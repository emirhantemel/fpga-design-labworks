==> flow/design.v <==
`timescale 1ns / 1ps
module LedCPUcore(clk, rst, addrRd, dataRd, outPattern);
input clk, rst;
input [15:0] dataRd;
output reg [7:0] addrRd;
output reg [7:0] outPattern;
reg [7:0] addrRdNxt, outPatternNxt;
reg [25:0] counter, counterNext;
reg state, stateNxt;
parameter FREQ = 0;
always@(posedge clk) begin
	counter <= #1 counterNext;
	addrRd <= #1 addrRdNxt;
	outPattern <= #1 outPatternNxt;
	state <= #1 stateNxt;
end
always@* begin
	counterNext = counter;
	outPatternNxt = outPattern;
	addrRdNxt = addrRd;
	stateNxt = state;
	if (rst)
		stateNxt = 0;
	else if (dataRd[7:0] == 0)  
		addrRdNxt = dataRd[15:8];
	else if (dataRd[7:0] == 8'b00001000)
		stateNxt = 1;
	if (counter == (FREQ * dataRd[7:0])-1) begin
		counterNext = 0;
		case(state)
			0: addrRdNxt = 0;
			1:	begin
				addrRdNxt = addrRd +1;
				outPatternNxt = dataRd[15:8];
			end
		endcase
	end
	else
		counterNext = counter +1;
end
endmodule
`timescale 1ns / 1ps
module LedCPUwithROM(clk, rst, outPattern);
input clk, rst;
output [7:0] outPattern;
parameter FREQ = 50_000_000/16;
wire [ 7:0]addrRd;
wire [15:0]dataRd;
LedCPUcore #(FREQ) LedCPUcore1(.clk(clk), .rst(rst), .addrRd(addrRd), .dataRd(dataRd), .outPattern(outPattern));
ROM ROM(.addrRd(addrRd), .dataRd(dataRd));
endmodule
`timescale 1ns / 1ps
module ROM(addrRd, dataRd);
input [7:0] addrRd;
output reg [15:0] dataRd;
always @(*) begin
        case(addrRd)
            8'h00   : dataRd = 16'b10000000_00001000;
            8'h01   : dataRd = 16'b01000000_00001000;
            8'h02   : dataRd = 16'b00100000_00001000;
            8'h03   : dataRd = 16'b00010000_00001000;
            8'h04   : dataRd = 16'b00001000_00001000;
            8'h05   : dataRd = 16'b00000100_00001000;
            8'h06   : dataRd = 16'b00000010_00001000;
            8'h07   : dataRd = 16'b00000001_00001000;
            8'h08   : dataRd = 16'b00000010_00001000;
            8'h09   : dataRd = 16'b00000100_00001000;
            8'h0A   : dataRd = 16'b00001000_00001000;
            8'h0B   : dataRd = 16'b00010000_00001000;
            8'h0C   : dataRd = 16'b00100000_00001000;
            8'h0D   : dataRd = 16'b01000000_00001000;
            8'h0E   : dataRd = 16'b00000000_00000000;
            8'h0F   : dataRd = 16'b00000000_00000000;
            default : dataRd = 16'b00000000_00000000;
        endcase
    end
endmodule
# Tool chain data of LedCPUwithROM

What the tools print for LedCPUwithROM, step after step.
Line numbers count from 1 in the design file above.
Operators: Yosys type, input widths -> output width; for muxes data width and select width s.
Cell names lack the library's common part.
Not given: n/a

Top module: LedCPUwithROM
Clock port: clk
Cell library: sky130hd
Corner: tt_025C_1v80

# After elaboration

Counts by Yosys on the flattened word-level netlist (proc, flatten, opt, wreduce; memories kept). Print and check cells are left out. Cells with the same type and inputs are merged into one.
Memory sizes are those after Yosys's memory passes, which may raise the word count (mostly to a power of two), join words into wider ones and drop unused or constant bits.

Register bits after elaboration: 43
Bits in read-only memories: 144
Word width x clocked read ports: 9
Memory cells: 1
Input bits: 2
Word-level cells: 27

Memory list:

| name            | depth | bits a word | rd ports | wr ports | RTL line | RTL |
| (no name shown) | 16    | 9           | 1        | 0        | 57       | `case(addrRd)` |

Add/subtract/negate cells: 3
Multiply operators: 1
Equality and inequality tests: 3
Mux-type cells: 7
Bitwise operators: 2
Reductions and logical operators: 6

Operators by type and width:

| cell                  | count |
| $mul 19x8->27 const A | 1 |
| $eq 26x32->1          | 1 |
| $sub 32x1->32 const B | 1 |
| $mux 8                | 4 |
| $add 26x1->26 const B | 1 |
| $pmux 8 s2            | 1 |
| $mux 16               | 1 |
| $add 8x1->8 const B   | 1 |
| $eq 8x4->1 const B    | 1 |
| $logic_not 8->1       | 1 |
| $reduce_and 2->1      | 3 |
| $logic_not 4->1       | 1 |
| $mux 4                | 1 |
| $not 1->1             | 2 |
| $ne 2x1->1 const B    | 1 |
| $reduce_bool 2->1     | 1 |

# Logic depth

Longest topological path by Yosys (ltp), each cell counted once; first at word level (registers and memories cut), then after technology mapping (sequential cells cut; the memories' decode and read muxes count).

Word-level depth: 8
ABC_AREA: 0
Depth in mapped cells: 8

# Netlist

Yosys stat after the flow's synthesis: flattened, memories mapped to cells. It holds for the ABC_AREA given above (unset counts as 0); a run with the other value may have another netlist.
The area totals of this step are shown rounded.

Standard cells after synthesis: 244
Chip area (Yosys): 2,350 sq um
Flip-flop cells: 52
Buffers: 6

Cell types:

| type     | count |
| dfxtp_1  | 36 |
| edfxtp_1 | 16 |
| xor2_1   | 16 |
| nand2_1  | 35 |
| xnor2_1  | 11 |
| nor2_1   | 25 |
| nand3_1  | 16 |
| and2_1   | 12 |
| o21ai_0  | 12 |
| nand4_1  | 6 |
| nor4_1   | 5 |
| a21oi_1  | 6 |
| and3_1   | 4 |
| ha_1     | 2 |
| or3_1    | 4 |
| nor4b_4  | 1 |
| a22oi_1  | 3 |
| clkbuf_1 | 6 |

Other cell types: 17; their cells: 28.
The figures by module come from a second, unflattened synthesis with its own total; it is not the netlist above.

Cells (unflattened synthesis): 668
Area (unflattened synthesis): 5,790 sq um

Each row is one instance without its submodules.

Modules:

| module                     | instances | cells | area (sq um) |
| LedCPUcore #(FREQ=3125000) | 1         | 636   | 5,540 |
| ROM                        | 1         | 32    | 248 |
| LedCPUwithROM              | 1         | 0     | 0.0 |

# Path before layout

Path of least setup slack by OpenSTA after synthesis, without wires, with an ideal clock, recovery checks aside; 20% of the period is set as input and as output delay. Where synthesis merged equal registers, the netlist keeps one of their names.

Kind: reg-to-reg
From: reg LedCPUcore1.addrRd[4]
To: reg LedCPUcore1.outPattern[0]
Clock period: 2.83 ns
Launch time at the first pin: 0.000 ns
Data arrival time: 2.022 ns
Required time: 2.435 ns
Path slack: 0.413 ns
Delay of the path: 2.417 ns
Stages on the path: 5
Buffers on the path: 1
Synthesis period reached: 2.417 ns

"delay of the path" is the arrival time less input delay plus setup time.
"stages on the path": output pins that drive a net of the path, with the launching flip-flop's if there is one; two outputs of one cell count as two.
"synthesis period reached" is the clock period less the worst setup slack; recovery checks do not enter. This is arithmetic on one report: input and output delays are still those of the set period (20% each).
The rows between start and end are the longest chain of elaborated cells between them; the timing report does not say that the signal goes this way. Where chains are equally long, one stands for them.
A line is the first line of the expression or statement that the cell stems from. Yosys adds cells for indexed reads and writes and turns some case tables into memories.
Only ways into the end's enable, where the timed path ends, are counted here.

Cell sequence: edfxtp_1 > nor4_1 > clkbuf_1 > nand4_1 > nor4_1
Cells in the longest elaborated chain: 6
Elaborated cells on any way between the ends: 6
Those cells by class: 1 x add/sub; 1 x mul; 1 x eq/ne; 1 x mux; 2 x reduce/logical

RTL lines, path post-synthesis:

| item               | RTL line | RTL |
| start: declaration | 5        | `output reg [7:0] addrRd;` |
| start: assignment  | 13       | `addrRd <= #1 addrRdNxt;` |
| $logic_not 4->1    | 57       | `case(addrRd)` |
| $mux 16            | 57       |  |
| $mul 19x8->27      | 28       | `if (counter == (FREQ * dataRd[7:0])-1) begin` |
| $sub 32x1->32      | 28       |  |
| $eq 26x32->1       | 28       |  |
| $reduce_and 2->1   | n/a      |  |
| end: assignment    | 14       | `outPattern <= #1 outPatternNxt;` |
| end: declaration   | 6        | `output reg [7:0] outPattern;` |

# Worst path after layout

From the final timing report of record 1: the path of least setup slack in the routed layout; clock arrival at registers is part of the times.

Kind: reg-to-reg
From: reg LedCPUcore1.addrRd[7]
To: reg (no name shown)
Clock period: 1.67 ns
Launch time at the first pin: 0.30 ns
Data arrival time: 2.47 ns
Required time: 1.92 ns
Path slack: -0.54 ns
Stages on the path: 8
Buffers on the path: 0

Cell sequence: edfxtp_1 > nor4_4 > nand2_1 > or4_4 > mux2i_4 > xor2_1 > nor4_1 > a31o_1

RTL lines, path after layout:

| item               | RTL line | RTL |
| start: declaration | 5        | `output reg [7:0] addrRd;` |
| start: assignment  | 13       | `addrRd <= #1 addrRdNxt;` |

No chain of elaborated cells between the ends is given.

Top module LedCPUwithROM; platform sky130hd; tools Yosys and OpenROAD; 2 stored runs in no particular order. Input and output delays are each 20% of the period that was set; the output load is 0.01 pF.
"clock period reached" means the clock period less the worst setup slack. The figure is calculated, with input and output delays left at 20% of the set period.
"critical setup path time" = time allowed to the worst setup path (clock period - input delay - output delay, where it has them) - its slack; a late launch clock adds to it, a late capture clock takes from it.
By "power consumption" is meant OpenSTA's value without simulated activity: inputs other than the clock are taken to toggle once in ten clock periods, and the tool carries that through the logic.
The results are shown rounded.

## Record 1

==> flow/run.sh <==
#!/bin/bash
# the make line also repeats the synthesis and layout settings of config.mk as NAME=value (left out here)
make -C /OpenROAD-flow-scripts/flow DESIGN_CONFIG=/design/flow/config.mk WORK_HOME=/design/flow/orfs CLKGATE_MAP_FILE= finish
==> flow/config.mk <==
export PLATFORM = sky130hd
export DESIGN_NAME = LedCPUwithROM
export DESIGN_NICKNAME = LedCPUwithROM
export VERILOG_FILES = /design/flow/design.v
export SDC_FILE = /design/flow/constraint.sdc
export NUM_CORES = 4
export LEC_CHECK = 0
export ABC_AREA = 0
export CAP_MARGIN = 20
export CORE_MARGIN = 2
export CORE_UTILIZATION = 25
export CTS_CLUSTER_DIAMETER = 162
export GPL_ROUTABILITY_DRIVEN = 1
export GPL_TIMING_DRIVEN = 1
export PLACE_DENSITY_LB_ADDON = 0.22
export SLEW_MARGIN = 0
export TNS_END_PERCENT = 25
==> flow/constraint.sdc <==
create_clock -name core_clock -period 1.67 [get_ports {clk}]
set_input_delay 0.3340 -clock core_clock [delete_from_list [all_inputs] [get_ports {clk}]]
set_output_delay 0.3340 -clock core_clock [all_outputs]
set_load 0.01 [all_outputs]

| result of record 1 | value |
|---|---|
| standard-cell area after layout | 3,410 sq um |
| clock period reached | 2.213 ns |
| utilization after routing | 37.2 % |
| die size | 10,200 sq um |
| total negative slack on setup checks | -13.2 ns |
| worst setup slack after layout | -0.543 ns |
| critical setup path time | 2.21 ns |
| worst path kind | reg-to-reg |
| lowest hold slack | 0.443 ns |
| power consumption | 2.23 mW |
| chip area in the Yosys report | 2,350 sq um |

## Record 2

==> flow/run.sh <==
#!/bin/bash
# the make line also repeats the synthesis and layout settings of config.mk as NAME=value (left out here)
make -C /OpenROAD-flow-scripts/flow DESIGN_CONFIG=/design/flow/config.mk WORK_HOME=/design/flow/orfs CLKGATE_MAP_FILE= finish
==> flow/config.mk <==
export PLATFORM = sky130hd
export DESIGN_NAME = LedCPUwithROM
export DESIGN_NICKNAME = LedCPUwithROM
export VERILOG_FILES = /design/flow/design.v
export SDC_FILE = /design/flow/constraint.sdc
export NUM_CORES = 4
export LEC_CHECK = 0
export ABC_AREA = 0
export CAP_MARGIN = 20
export CELL_PAD_IN_SITES_GLOBAL_PLACEMENT = 2
export CORE_ASPECT_RATIO = 0.69
export CORE_MARGIN = 2
export CORE_UTILIZATION = 41
export PLACE_DENSITY_LB_ADDON = 0.15
export SETUP_SLACK_MARGIN = 0.55
export SLEW_MARGIN = 10
==> flow/constraint.sdc <==
create_clock -name core_clock -period 2.21 [get_ports {clk}]
set_input_delay 0.4420 -clock core_clock [delete_from_list [all_inputs] [get_ports {clk}]]
set_output_delay 0.4420 -clock core_clock [all_outputs]
set_load 0.01 [all_outputs]

| result of record 2 | value |
|---|---|
| standard-cell area after layout | 3,160 sq um |
| clock period reached | 2.286 ns |
| utilization after routing | 58.3 % |
| die size | 6,360 sq um |
| total negative slack on setup checks | -0.180 ns |
| worst setup slack after layout | -0.076 ns |
| critical setup path time | 2.29 ns |
| worst path kind | reg-to-reg |
| lowest hold slack | 0.452 ns |
| power consumption | 1.69 mW |
| chip area in the Yosys report | 2,350 sq um |
