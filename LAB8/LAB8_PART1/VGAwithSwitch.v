==> flow/design.v <==
module VGAwithSwitch(clk, rst, switch,	hsync, vsync, rgb);
input clk, rst;
input [2:0] switch;
output hsync, vsync;
output [2:0] rgb;
wire video_on;
wire [9:0] pixel_x, pixel_y;
vgaSync vgaSync(.clk(clk), .rst(rst), .hsync(hsync), .vsync(vsync), .video_on(video_on), .p_tick(), .pixel_x(pixel_x), .pixel_y(pixel_y));
pixelGeneration pixelGeneration(.switch(switch), .pixel_x(pixel_x), .pixel_y(pixel_y), .video_on(video_on), .rgb(rgb));
endmodule
`timescale 1ns / 1ps
module pixelGeneration(switch, pixel_x, pixel_y, video_on, rgb);
input [2:0] switch;
input [9:0] pixel_x, pixel_y;
input video_on;
output reg [2:0] rgb;
wire square_on;
always @(*) begin
	rgb = 3'b000;
	if(video_on) begin
		if(square_on)
			rgb = switch;
		else
			rgb = 3'b110;
	end
end
assign square_on = ((pixel_x > 320 && pixel_x < 360) && (pixel_y > 220 && pixel_y < 260));
endmodule
module vgaSync(clk, rst, hsync, vsync, video_on, p_tick, pixel_x, pixel_y);
input clk, rst;
output hsync, vsync, video_on, p_tick;
output [9:0] pixel_x, pixel_y;
parameter HD = 640;  
parameter HF = 48;  
parameter HB = 16;  
parameter HR = 96;  
parameter VD = 480;  
parameter VF = 10;  
parameter VB = 33;  
parameter VR = 2;  
reg mod2;
wire mod2Next;
reg [9:0] h_count, h_countNext;
reg [9:0] v_count, v_countNext;
reg v_sync, h_sync;
wire v_syncNext, h_syncNext;
wire h_end, v_end, pixel_tick;
always @(posedge clk) begin
		mod2 <= #1 mod2Next;
		v_count <= #1 v_countNext;
		h_count <= #1 h_countNext;
		v_sync <= #1 v_syncNext;
		h_sync <= #1 h_syncNext;
end
assign mod2Next = rst ? 0 : ~mod2;
assign pixel_tick = mod2;
assign h_end = (h_count == (HD+HF+HB+HR-1));
assign v_end = (v_count == (VD+VF+VB+VR-1));
always @(*) begin
	h_countNext = h_count;
	if(rst)
		h_countNext = 0;
	else if(pixel_tick)  
		if(h_end)
			h_countNext = 0;
		else
			h_countNext = h_count + 1;
end
always @(*) begin
	v_countNext = v_count;
	if(rst)
		v_countNext = 0;
	else if(pixel_tick & h_end)
		if(v_end)
			v_countNext = 0;
		else
			v_countNext = v_count + 1;
end
assign h_syncNext = rst ? 0 : (h_count >= (HD+HB) && h_count <= (HD+HB+HR-1));
assign v_syncNext = rst ? 0 : (v_count >= (VD+VB) && v_count <= (VD+VB+VR-1));
assign video_on = (h_count < HD) && (v_count < VD);
assign hsync = h_sync;
assign vsync = v_sync;
assign p_tick = mod2;
assign pixel_x = h_count;
assign pixel_y = v_count;
endmodule
* From RTL to reports: VGAwithSwitch
The steps from the RTL of VGAwithSwitch to its reports follow in flow order. Lines are those of the file above, counted from 1. Not given: -
Design: design top VGAwithSwitch, clock input clk, standard-cell library sky130hd, timing corner tt_025C_1v80

* Word-level counts
Source: Yosys, flattened and elaborated, memories not mapped. Widths are those after wreduce; folded enables and synchronous resets count as part of the registers. Registers that Yosys merges into a memory's read port (data or address) are not register bits. Print and check cells do not count. Equal cells are merged and count once.
Word-level totals: register bits after elaboration 23, input port bits 5, output and inout port bits 5, elaborated cells 31
Operators by class: $add $sub $neg 2, magnitude comparators 10, equality and inequality tests 2, mux-type cells 4, bitwise logic cells 2, reduce/logical cells 6
Operators by type and width (count):
- < comparator 10 x 9 -> 1 bit with constant B | 3
- adder 10 x 1 -> 10 bit with constant B | 2
- >= comparator 10 bit with constant B | 2
- <= comparator 10 bit with constant B | 2
- equality test 10 bit with constant B | 2
- two-way mux 10 bit | 2
- < comparator 10 bit with constant B | 1
- > comparator 10 x 8 -> 1 bit with constant B | 1
- > comparator 10 x 9 -> 1 bit with constant B | 1
- logical AND 1 bit | 6
- two-way mux 3 bit | 2
- AND 1 bit | 1
- inverter 1 bit | 1

* Longest topological paths
Depth = most cells in a row (Yosys ltp): at word level without a register or memory, in the mapped netlist without a sequential cell, where the memories' decode and read muxes count.
Depth: depth after elaboration 5, ABC_AREA 0, mapped depth 7, mapped depth without buffers 6

* After synthesis
The flow's flattened synthesis, as Yosys stat reports it; memories are mapped. The netlist is that of the ABC_AREA named above (0 if unset); the other value can give another one.
Cells by type:
- sky130_fd_sc_hd__dfxtp_1 | count 23, area in all 460.442 µm²
- sky130_fd_sc_hd__ha_1 | count 6, area in all 75.072 µm²
- sky130_fd_sc_hd__xor2_1 | count 8, area in all 70.067 µm²
- sky130_fd_sc_hd__nand3_1 | count 12, area in all 60.058 µm²
- sky130_fd_sc_hd__a21oi_1 | count 11, area in all 55.053 µm²
- sky130_fd_sc_hd__nor3_1 | count 11, area in all 55.053 µm²
- sky130_fd_sc_hd__nor2_1 | count 13, area in all 48.797 µm²
- sky130_fd_sc_hd__nor4_1 | count 6, area in all 37.536 µm²
- sky130_fd_sc_hd__nand2_1 | count 9, area in all 33.782 µm²
- sky130_fd_sc_hd__and4_1 | count 3, area in all 26.275 µm²
- sky130_fd_sc_hd__nand4b_1 | count 3, area in all 26.275 µm²
- sky130_fd_sc_hd__xnor2_1 | count 3, area in all 26.275 µm²
- sky130_fd_sc_hd__nand2b_1 | count 4, area in all 25.024 µm²
- sky130_fd_sc_hd__o21ai_0 | count 5, area in all 25.024 µm²
- sky130_fd_sc_hd__inv_1 | count 6, area in all 22.522 µm²
- sky130_fd_sc_hd__nand4bb_1 | count 2, area in all 22.522 µm²
- sky130_fd_sc_hd__or4_4 | count 2, area in all 22.522 µm²
- sky130_fd_sc_hd__buf_2 | count 4, area in all 20.019 µm²
Not listed: further types 18, cells in them 27.
Synthesis totals: cell count 158, mapped area 1317.5 µm², area of sequential cells 460.4 µm², flip-flop cells 23, buffer cells 7
By module: a second synthesis without flattening, with its own total; a netlist apart from the flattened one above.
Unflattened totals: cells (unflattened synthesis) 150, area total of the unflattened synthesis 1287.5 µm²
Each row is one instance without its submodules.
Modules:
- vgaSync | instances 1, cells 133, area 1189.9 µm², sequential area 460.4 µm²
- pixelGeneration | instances 1, cells 17, area 97.6 µm², sequential area 0.0 µm²
- VGAwithSwitch | instances 1, cells 0, area 0.0 µm², sequential area 0.0 µm²

* Timing after synthesis
Path of least setup slack by OpenSTA after synthesis, without wires, with an ideal clock, recovery checks aside; 20% of the period is set as input and as output delay. Where synthesis merged equal registers, the netlist keeps one of their names.
Timing path after synthesis: kind register to register, from register vgaSync.h_count[0], to register vgaSync.v_count[6], clock period 3.12 ns, library setup time 0.068 ns, launch time at the first pin 0.000 ns, arrival time 1.822 ns, data required time 3.052 ns, setup slack 1.230 ns, delay of the path 1.890 ns, driving pins on the path 7, path buffers 1, period reached after synthesis 1.89 ns
"delay of the path" = arrival - input delay + setup time. "driving pins on the path" counts driving pins, that of a launching flip-flop among them; a cell with two outputs on the path counts twice. "period reached after synthesis" is the clock period less the worst setup slack; recovery checks do not enter. This is arithmetic on one report: input and output delays are still those of the set period (20% each). The rows between start and end are the longest chain of elaborated cells between them; the timing report does not say that the signal goes this way. Where chains are equally long, one stands for them. Each line given opens the expression or statement behind the cell; cells for indexed reads and writes are added by Yosys, which also makes memories of some case tables.
On the way, after synthesis: cells stage by stage sky130_fd_sc_hd__dfxtp_1 > sky130_fd_sc_hd__ha_1 > sky130_fd_sc_hd__nand4_2 > sky130_fd_sc_hd__or3_1 > sky130_fd_sc_hd__buf_2 > sky130_fd_sc_hd__or4_4 > sky130_fd_sc_hd__a21oi_2, cells in the longest elaborated chain 2, elaborated cells on any way between the ends 2, source lines of those cells 2, classes of those cells eq/ne: 1; logic: 1
RTL lines, path after synthesis:
- start, declared | line 43 | reg [9:0] h_count, h_countNext;
- start, assigned | line 51 | h_count <= #1 h_countNext;
- equality test 10 bit | line 57 | assign h_end = (h_count == (HD+HF+HB+HR-1));
- AND 1 bit | line 73 | else if(pixel_tick & h_end)
- end, assigned | line 50 | v_count <= #1 v_countNext;
- end, declared | line 44 | reg [9:0] v_count, v_countNext;

* Worst path after layout
From the final timing report of flow run A: the path of least setup slack in the routed layout; clock arrival at registers is part of the times.
Timing path after layout: kind register to output, from register vgaSync.v_count[6], to output rgb[0], clock period 1.33 ns, output delay 0.27 ns, launch time at the first pin 0.33 ns, arrival time 1.58 ns, data required time 1.06 ns, setup slack -0.52 ns, driving pins on the path 6, path buffers 1
The rows between start and end are the longest chain of elaborated cells between them; the timing report does not say that the signal goes this way. Where chains are equally long, one stands for them.
On the way, after layout: cells stage by stage sky130_fd_sc_hd__dfxtp_1 > sky130_fd_sc_hd__and4_4 > sky130_fd_sc_hd__nor2_4 > sky130_fd_sc_hd__nand3_1 > sky130_fd_sc_hd__and3b_2 > sky130_fd_sc_hd__buf_6, cells in the longest elaborated chain 5, elaborated cells on any way between the ends 8, source lines of those cells 4, classes of those cells compare: 3; mux: 2; reduce/logical: 3
RTL lines, path after layout:
- start, declared | line 44 | reg [9:0] v_count, v_countNext;
- start, assigned | line 50 | v_count <= #1 v_countNext;
- > comparator 10 x 8 -> 1 bit | line 27 | assign square_on = ((pixel_x > 320 && pixel_x < 360) && (pixel_y > 220 && pixel_y < 260));
- logical AND 1 bit x2 | line 27
- two-way mux 3 bit | line 21 | if(square_on)
- two-way mux 3 bit | line 20 | if(video_on) begin
- end, declared | line 5 | output [2:0] rgb;

Hand-over note for VGAwithSwitch

Measured results for VGAwithSwitch: 2 stored runs of the Yosys and OpenROAD flow on sky130hd. The settings differ; the order carries no meaning. The constraints put input and output delay at 20% of the set period each and load the outputs with 0.01 pF.
"achieved clock period" means the clock period less the worst setup slack. The figure is calculated, with input and output delays left at 20% of the set period.
"worst setup path time" = time allowed to the worst setup path (clock period - input delay - output delay, where it has them) - its slack; a late launch clock adds to it, a late capture clock takes from it.
By "power" is meant OpenSTA's value without simulated activity: inputs other than the clock are taken to toggle once in ten clock periods, and the tool carries that through the logic.
[flow run A] settings: period_ns=1.33, CAP_MARGIN=20, CORE_MARGIN=2, CORE_UTILIZATION=40, SLEW_MARGIN=20
[flow run A] result: chip area after synthesis (Yosys) 1317.5 µm², die area 3768.7 µm², standard-cell area of the final layout 2298.4 µm², utilization 0.741, worst setup slack after layout -0.518 ns, total negative slack -5.838 ns, power 1.139 mW, achieved clock period 1.848 ns, worst setup path time 1.58 ns, worst setup path kind register to output
[flow run B] settings: period_ns=2.1, CORE_UTILIZATION=15, CORE_ASPECT_RATIO=1.35, CELL_PAD_IN_SITES_GLOBAL_PLACEMENT=2, GPL_TIMING_DRIVEN=1, CAP_MARGIN=5, CORE_MARGIN=2, SLEW_MARGIN=20
[flow run B] result: chip area after synthesis (Yosys) 1317.5 µm², die area 9557.3 µm², standard-cell area of the final layout 1859.3 µm², utilization 0.219, worst setup slack after layout 0.093 ns, total negative slack 0.000 ns, power 0.9239 mW, achieved clock period 2.007 ns, worst setup path time 1.59 ns, worst setup path kind register to output

End of note.
